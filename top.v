==> flow/design.v <==
module HexDisplay(
    input clk,
	input [15:0]data,
	output [3:0]anodes,
	output reg [6:0]segments
);
reg [15:0]counter_div = 0;
reg [ 1:0]counter     = 0;
always @(posedge clk) begin
	counter_div <= counter_div + 16'b1;
	if (counter_div == 0)
		counter <= counter + 2'b1;
end
assign anodes = {counter == 2'b11,
                 counter == 2'b10,
                 counter == 2'b01,
                 counter == 2'b00}; 
wire [3:0]cur_data = data[4 * counter +: 4];
always @(*) begin
	case (cur_data)       
		4'h0: segments = 7'b1111110;
		4'h1: segments = 7'b0110000;
		4'h2: segments = 7'b1101101;
		4'h3: segments = 7'b1111001;
		4'h4: segments = 7'b0110011;
		4'h5: segments = 7'b1011011;
		4'h6: segments = 7'b1011111;
		4'h7: segments = 7'b1110000;
		4'h8: segments = 7'b1111111;
		4'h9: segments = 7'b1111011;
		4'hA: segments = 7'b1110111;
		4'hB: segments = 7'b0011111;
		4'hC: segments = 7'b1001110;
		4'hD: segments = 7'b0111101;
		4'hE: segments = 7'b1001111;
		4'hF: segments = 7'b1000111;
	endcase
end
endmodule
module RandomBitGenerator #(
	parameter [15:0]DEC_LEVEL = 1,
	parameter [15:0]INC_LEVEL = 3,
	parameter [15:0]MAX_LEVEL = 4
)(
	input clk,
	input signal,
	output reg random_bit       = 0,
	output reg random_bit_ready = 0
);
reg [15:0]debouncer       = 0;
reg debounced_signal      = 0;
reg debounced_signal_prev = 0;
always @(posedge clk) begin
	if (signal) begin
		if (debouncer < MAX_LEVEL)
			debouncer <= debouncer + 1;
	end else begin
		if (0 < debouncer)
			debouncer <= debouncer - 1;
	end
	if (debouncer == INC_LEVEL)
		debounced_signal <= 1;
	else if (debouncer == DEC_LEVEL)
		debounced_signal <= 0;
	debounced_signal_prev <= debounced_signal;
end
reg [31:0]timers[1:0];
reg cur_timer = 0;
always @(posedge clk) begin
	if (debounced_signal_prev == 1 && debounced_signal == 0) begin
		timers[cur_timer] <= 0;
	end
	else if (debounced_signal_prev == 0 && debounced_signal == 0) begin
		if (timers[cur_timer] != 32'hFFFFFFFF)
			timers[cur_timer] <= timers[cur_timer] + 1;
	end
	else if (debounced_signal_prev == 0 && debounced_signal == 1) begin
		cur_timer <= cur_timer + 1;
	end
end
always @(posedge clk) begin
	if (debounced_signal_prev == 0 && debounced_signal == 1 && cur_timer == 1) begin
		random_bit       <= timers[0] <= timers[1];
		random_bit_ready <= timers[0] != timers[1];
	end
	else begin
		random_bit_ready <= 0;
	end
end
endmodule
module UartTransmitter #(
	parameter BAUDRATE = 250000
)(
	input clk,
	input [7:0]data,
	input data_ready,
	output reg signal = 1
);
parameter [7:0]BUFFER_SIZE = 128;
reg [7:0]circular_buffer[127:0];
reg [7:0]head = 0;
reg [7:0]tail = 0;
always @(posedge clk) begin
	if (data_ready && head - tail != BUFFER_SIZE) begin
		circular_buffer[head] <= data;
		head <= head + 1;
	end
end
reg [7:0]cur_byte;
reg [3:0]cur_bit = 4'hA;
parameter CLK_PER_BIT = 48000000/BAUDRATE;
reg [15:0]counter = 0;
always @(posedge clk) begin
	if (counter == CLK_PER_BIT) begin
		counter <= 0;
	end else begin
		counter <= counter + 1;
	end
end
wire uart_tick = (counter == 0);
always @(posedge clk) begin
	if (uart_tick && cur_bit != 4'hA) begin
		cur_bit <= cur_bit + 1;
		if (cur_bit == 0) begin
			cur_byte <= circular_buffer[tail];
			tail <= tail + 1;
			signal <= 0;
		end
		if (1 <= cur_bit && cur_bit <= 8) begin
			signal <= cur_byte[cur_bit - 1];
		end
		if (cur_bit == 9) begin
			signal <= 1;
		end
	end
	else if (cur_bit == 4'hA && head != tail) begin
		cur_bit <= 0;
	end
end
endmodule
module top(
	input CLK,
	input RXD,
	output TXD,    
	output DS_EN1, DS_EN2, DS_EN3, DS_EN4,
	output DS_A, DS_B, DS_C, DS_D, DS_E, DS_F, DS_G
);
wire gen_random_bit;
wire gen_random_bit_ready;
RandomBitGenerator #(
	.DEC_LEVEL(10),
	.INC_LEVEL(30),
	.MAX_LEVEL(40)
) random_bit_generator(
	.clk             (CLK),
	.signal          (RXD),
	.random_bit      (gen_random_bit),
	.random_bit_ready(gen_random_bit_ready)
);
reg [15:0]data_to_hex = 0;
always @(posedge CLK) begin
	if (gen_random_bit_ready)
		data_to_hex <= data_to_hex + 1;
end
wire [3:0]anodes;
assign {DS_EN1, DS_EN2, DS_EN3, DS_EN4} = ~anodes;
wire [6:0]segments;
assign {DS_A, DS_B, DS_C, DS_D, DS_E, DS_F, DS_G} = segments;
HexDisplay hex_display(
	.clk     (CLK),
	.data    (data_to_hex),
	.anodes  (anodes),
	.segments(segments)
);
reg [3:0]cur_bit = 0;
reg [7:0]byte_to_uart = 0;
reg byte_to_uart_ready = 0;
always @(posedge CLK) begin
	if (gen_random_bit_ready) begin
		byte_to_uart[cur_bit] <= gen_random_bit;
		cur_bit <= cur_bit + 1;
	end
	if (gen_random_bit_ready && cur_bit == 7) begin
		byte_to_uart_ready <= 1;
	end else begin
		byte_to_uart_ready <= 0;
	end
end
UartTransmitter #(
	.BAUDRATE(240000)
) uart_tx(
	.clk(CLK),
	.data      (byte_to_uart),
	.data_ready(byte_to_uart_ready),
	.signal(TXD)
);
endmodule	
# --- From RTL to reports: top ---
# The steps from the RTL of top to its reports follow in flow order.
# Line numbers count from 1 in the design file above.
# Operators carry their Yosys type and port widths (W data, S select, Z words).
# Cell names lack the library's common part.
setup:
  top_module: "top"
  clock: "CLK"
  library: "sky130hd"
  lib_corner: "tt_025C_1v80"

# --- After elaboration ---
# Counts by Yosys on the flattened word-level netlist (proc, flatten, opt, wreduce; memories kept). Register bits leave out memories and registers merged into their read ports (data or address). Print and check cells are left out. Cells with the same type and inputs are merged into one.
# Yosys's memory passes give these memory sizes; they may raise the number of words (mostly to a power of two), join words into wider ones and drop unused or constant bits.
word_totals:
  reg_bits: 105
  mem_bits_rw: 1088
  rom_bits: 112
  mem_count: 3
  input_bits: 2
  out_inout_bits: 12
  elab_cells: 107
memory_table:
  columns: ["memory", "size", "width", "line_no", "text"]
  rows:
  - ["uart_tx.circular_buffer", 128, 8, 100, "reg [7:0]circular_buffer[127:0];"]
  - ["(no name shown)", 16, 7, 20, "case (cur_data)"]
  - ["random_bit_generator.timers", 2, 32, 67, "reg [31:0]timers[1:0];"]
classes:
  addsub: 15
  compare: 5
  equal: 15
  n_shift: 4
  n_mux: 19
  bitwise: 9
  reduce_logical: 20
ops:
  columns: ["op", "n"]
  rows:
  - ["$mux W32", 4]
  - ["$add A16 B1 Y16 const B", 4]
  - ["$mux W16", 3]
  - ["$logic_not A16 Y1", 2]
  - ["$add A32 B1 Y32 const B", 1]
  - ["$le A32 B32 Y1", 1]
  - ["$ne A32 B32 Y1", 1]
  - ["$ne A32 B32 Y1 const B", 1]
  - ["$shiftx A8 B32 Y1", 1]
  - ["$lt A1 B16 Y1 const A", 1]
  - ["$sub A16 B1 Y16 const B", 1]
  - ["$eq A16 B4 Y1 const B", 1]
  - ["$eq A16 B5 Y1 const B", 1]
  - ["$shiftx A16 B5 Y4", 1]
  - ["$lt A16 B6 Y1 const B", 1]
  - ["$eq A16 B8 Y1 const B", 1]
  - ["$add A8 B1 Y8 const B", 2]
  - ["$logic_and A1 B1 Y1", 9]
  - ["$shift A1 B5 Y8", 1]
  - ["$shift A1 B5 Y8 const A", 1]
  - ["$add A4 B1 Y4 const B", 2]
  - ["$eq A4 B4 Y1 const B", 2]
  - ["$sub A8 B8 Y8", 1]
  - ["$ne A8 B8 Y1", 1]
  - ["$ne A8 B8 Y1 const B", 1]
  - ["$and A8 B8 Y8", 1]
  - ["$or A8 B8 Y8", 1]
  - ["$not A8 Y8", 1]
# Other operator kinds: 24; their cells: 39.

# --- Logic depth ---
# Longest topological path by Yosys (ltp), each cell counted once; first at word level (registers and memories cut), then after technology mapping (sequential cells cut; the memories' decode and read muxes count).
logic_depth:
  depth_word: 5
  abc_area: 0
  depth_mapped: 14
  depth_no_buf: 8

# --- Synthesis result ---
# Source: synth_stat.txt of the flow (Yosys; design flattened, memories mapped). It holds for the ABC_AREA given above (unset counts as 0); a run with the other value may have another netlist.
types:
  columns: ["type", "n", "type_area_um2"]
  rows:
  - ["edfxtp_1", 1165, 3.5E+04]
  - ["mux4_2", 198, 4.46E+03]
  - ["mux2i_1", 151, 1511.45]
  - ["ha_1", 82, 1.03E+03]
  - ["nor4_1", 123, 769.488]
  - ["dfxtp_1", 36, 720.691]
  - ["xnor2_1", 71, 621.846]
  - ["a21oi_1", 95, 475.456]
  - ["a22oi_1", 50, 375.36]
  - ["o221ai_1", 40, 350.336]
  - ["clkbuf_1", 88, 330.317]
  - ["nand2_1", 87, 326.563]
  - ["nand3_1", 60, 300.288]
  - ["inv_1", 75, 281.52]
  - ["nor2_1", 70, 262.752]
  - ["xor2_1", 29, 253.994]
  - ["a22o_1", 25, 218.96]
  - ["a2111oi_0", 23, 201.443]
# Other cell types: 56; their cells: 380.
synth_totals:
  mapped_cells: 2848
  mapped_area_um2: 50123.1
  seq_area_um2: 35704.2
  ffs: 1201
  buf_cells: 159
# By module: a second synthesis without flattening, with its own total; a netlist apart from the flattened one above.
hier_totals:
  cells_unflattened: 2630
  hier_area_um2: 50597.3
# Rows give one instance, submodules left out.
by_module:
  columns: ["module", "instances", "cells", "area_um2", "mod_seq_area_um2"]
  rows:
  - ["UartTransmitter #(BAUDRATE=240000)", 1, 1879, 42483.2, 31940.6]
  - ["RandomBitGenerator", 1, 522, 5565.3, 2522.4]
  - ["top", 1, 117, 1441.4, 860.8]
  - ["HexDisplay", 1, 112, 1107.3, 380.4]

# --- Timing after synthesis ---
# Source: OpenSTA report_checks on the synthesized netlist (no wires, ideal clock, input and output delay 20% of the period each), path of least setup slack; recovery checks are left aside. Register names are those of the netlist, which keeps one name where synthesis merged equal registers.
synth_timing:
  path_type: "flip-flop to flip-flop"
  startpoint: "register random_bit_generator.cur_timer"
  endpoint: "memory random_bit_generator.timers[1][0]"
  clock_period_ps: 5240
  setup_time_ps: 461
  t_first_pin_ps: 0
  arrival_time_ps: 4717
  t_required_ps: 4779
  slack_ps: 62
  path_delay_ps: 5178
  driving_pins: 13
  path_buffers: 5
  synth_period_reached_ps: 5178
# "path_delay_ps" is the arrival time less input delay plus setup time.
# "driving_pins": output pins that drive a net of the path, with the launching flip-flop's if there is one; two outputs of one cell count as two.
# "synth_period_reached_ps" is the clock period less the worst setup slack; recovery checks do not enter. This is arithmetic on one report: input and output delays are still those of the set period (20% each).
# Between the ends stands the longest chain of elaborated cells between them, by number of cells; it is not shown to be the way that was timed. Of several equally long chains one is given.
# A line is the first line of the expression or statement that the cell stems from. Yosys adds cells for indexed reads and writes and turns some case tables into memories.
# A memory read counts as a cell of the chain, while the word-level depth stops at memories.
# The path ends at the enable pin of a flip-flop; only ways to that pin are counted.
synth_between:
  cell_sequence: "edfxtp_1 > buf_6 > buf_4 > buf_2 > buf_2 > clkbuf_1 > mux2_2 > ha_1 > and2_1 > nand4_2 > nor3_4 > nor4b_2 > nor3_1"
  elab_chain_cells: 6
  cells_between: 6
  cone_lines: 4
  classes_between: "eq/ne: 1; mux: 3; logic: 1; memory: 1"
synth_rtl:
  columns: ["item", "line_no", "text"]
  rows:
  - ["start, declared", 68, "reg cur_timer = 0;"]
  - ["start, assigned", 78, "cur_timer <= cur_timer + 1;"]
  - ["$mem_v2 Z2 W32", 67, "reg [31:0]timers[1:0];"]
  - ["$ne A32 B32 Y1", 74, "if (timers[cur_timer] != 32'hFFFFFFFF)"]
  - ["$mux W1", 74, null]
  - ["$mux W1", 73, "else if (debounced_signal_prev == 0 && debounced_signal == 0) begin"]
  - ["$mux W1", 70, "if (debounced_signal_prev == 1 && debounced_signal == 0) begin"]
  - ["$or A1 B1 Y1", null, null]
  - ["end, declared", 67, null]

# --- Timing after layout ---
# Path of least setup slack in the final report of stored run 1 (OpenROAD, finished layout, wires in). Where an end is a register, its clock arrival counts in the times.
# The report prints the path's times to 10 ps; the period is as set.
layout_timing:
  path_type: "flip-flop to output port"
  startpoint: "register hex_display.counter[0]"
  endpoint: "output port DS_A"
  clock_period_ps: 3830
  output_delay_ps: 770
  t_first_pin_ps: 720
  arrival_time_ps: 2930
  t_required_ps: 3060
  slack_ps: 140
  driving_pins: 7
  path_buffers: 2
# Between the ends stands the longest chain of elaborated cells between them, by number of cells; it is not shown to be the way that was timed. Of several equally long chains one is given.
# A memory read counts as a cell of the chain, while the word-level depth stops at memories.
layout_between:
  cell_sequence: "edfxtp_1 > buf_4 > mux4_2 > nor2b_1 > a22o_1 > a21oi_1 > clkdlybuf4s50_1"
  elab_chain_cells: 2
  cells_between: 2
  cone_lines: 2
  classes_between: "shift: 1; memory: 1"
layout_rtl:
  columns: ["item", "line_no", "text"]
  rows:
  - ["start, declared", 8, "reg [ 1:0]counter     = 0;"]
  - ["start, assigned", 12, "counter <= counter + 2'b1;"]
  - ["$shiftx A16 B5 Y4", 18, "wire [3:0]cur_data = data[4 * counter +: 4];"]
  - ["$mem_v2 Z16 W7", 20, "case (cur_data)"]
  - ["end, declared", 146, "output DS_A, DS_B, DS_C, DS_D, DS_E, DS_F, DS_G"]

# top through Yosys and OpenROAD on sky130hd: 2 stored runs, unordered, with their settings and measured results. The constraints put input and output delay at 20% of the set period each and load the outputs with 0.01 pF.
# "clock_period_reached_ps" = clock period - worst setup slack. The figure is calculated, with input and output delays left at 20% of the set period.
# "worst_setup_path_time_ps" = time allowed to the worst setup path (clock period - input delay - output delay, where it has them) - its slack; a late launch clock adds to it, a late capture clock takes from it.
# By "totalPower_mw" is meant OpenSTA's value without simulated activity: inputs other than the clock are taken to toggle once in ten clock periods, and the tool carries that through the logic.
# "worst_setup_path_time_ps" is known to 10 ps.
runs:
  - name: "stored run 1"
    settings:
      period_ns: 3.83
      CAP_MARGIN: 20
      CORE_MARGIN: 2
      CORE_UTILIZATION: 40
      SLEW_MARGIN: 20
    results:
      clock_period_reached_ps: 3692
      totalPower_mw: 27.366
      worst_setup_path_time_ps: 2930
      worst_setup_path_type: "flip-flop to output port"
      stdcell_area_um2: 58224.6
      die_footprint_um2: 128157.0
      total_negative_slack_ps: 0
      hold_ws_ps: 465
      synth_chip_area_um2: 50123.1
      setup_ws_ps: 138
      post_route_util_frac: 0.47
  - name: "stored run 2"
    settings:
      period_ns: 9.96
      CORE_UTILIZATION: 47
      SETUP_SLACK_MARGIN: -0.62
      CORE_ASPECT_RATIO: 0.96
      CORE_MARGIN: 2
      CELL_PAD_IN_SITES_GLOBAL_PLACEMENT: 2
      CELL_PAD_IN_SITES_DETAIL_PLACEMENT: 0
      TNS_END_PERCENT: 35
      GPL_TIMING_DRIVEN: 0
      CTS_CLUSTER_SIZE: 90
      CAP_MARGIN: 15
      SLEW_MARGIN: 5
      MAX_ROUTING_LAYER: "met4"
    results:
      clock_period_reached_ps: 5345
      totalPower_mw: 10.734
      worst_setup_path_time_ps: 5340
      worst_setup_path_type: "flip-flop to flip-flop"
      stdcell_area_um2: 59314.4
      die_footprint_um2: 109273.0
      total_negative_slack_ps: 0
      hold_ws_ps: 463
      synth_chip_area_um2: 50123.1
      setup_ws_ps: 4615
      post_route_util_frac: 0.56
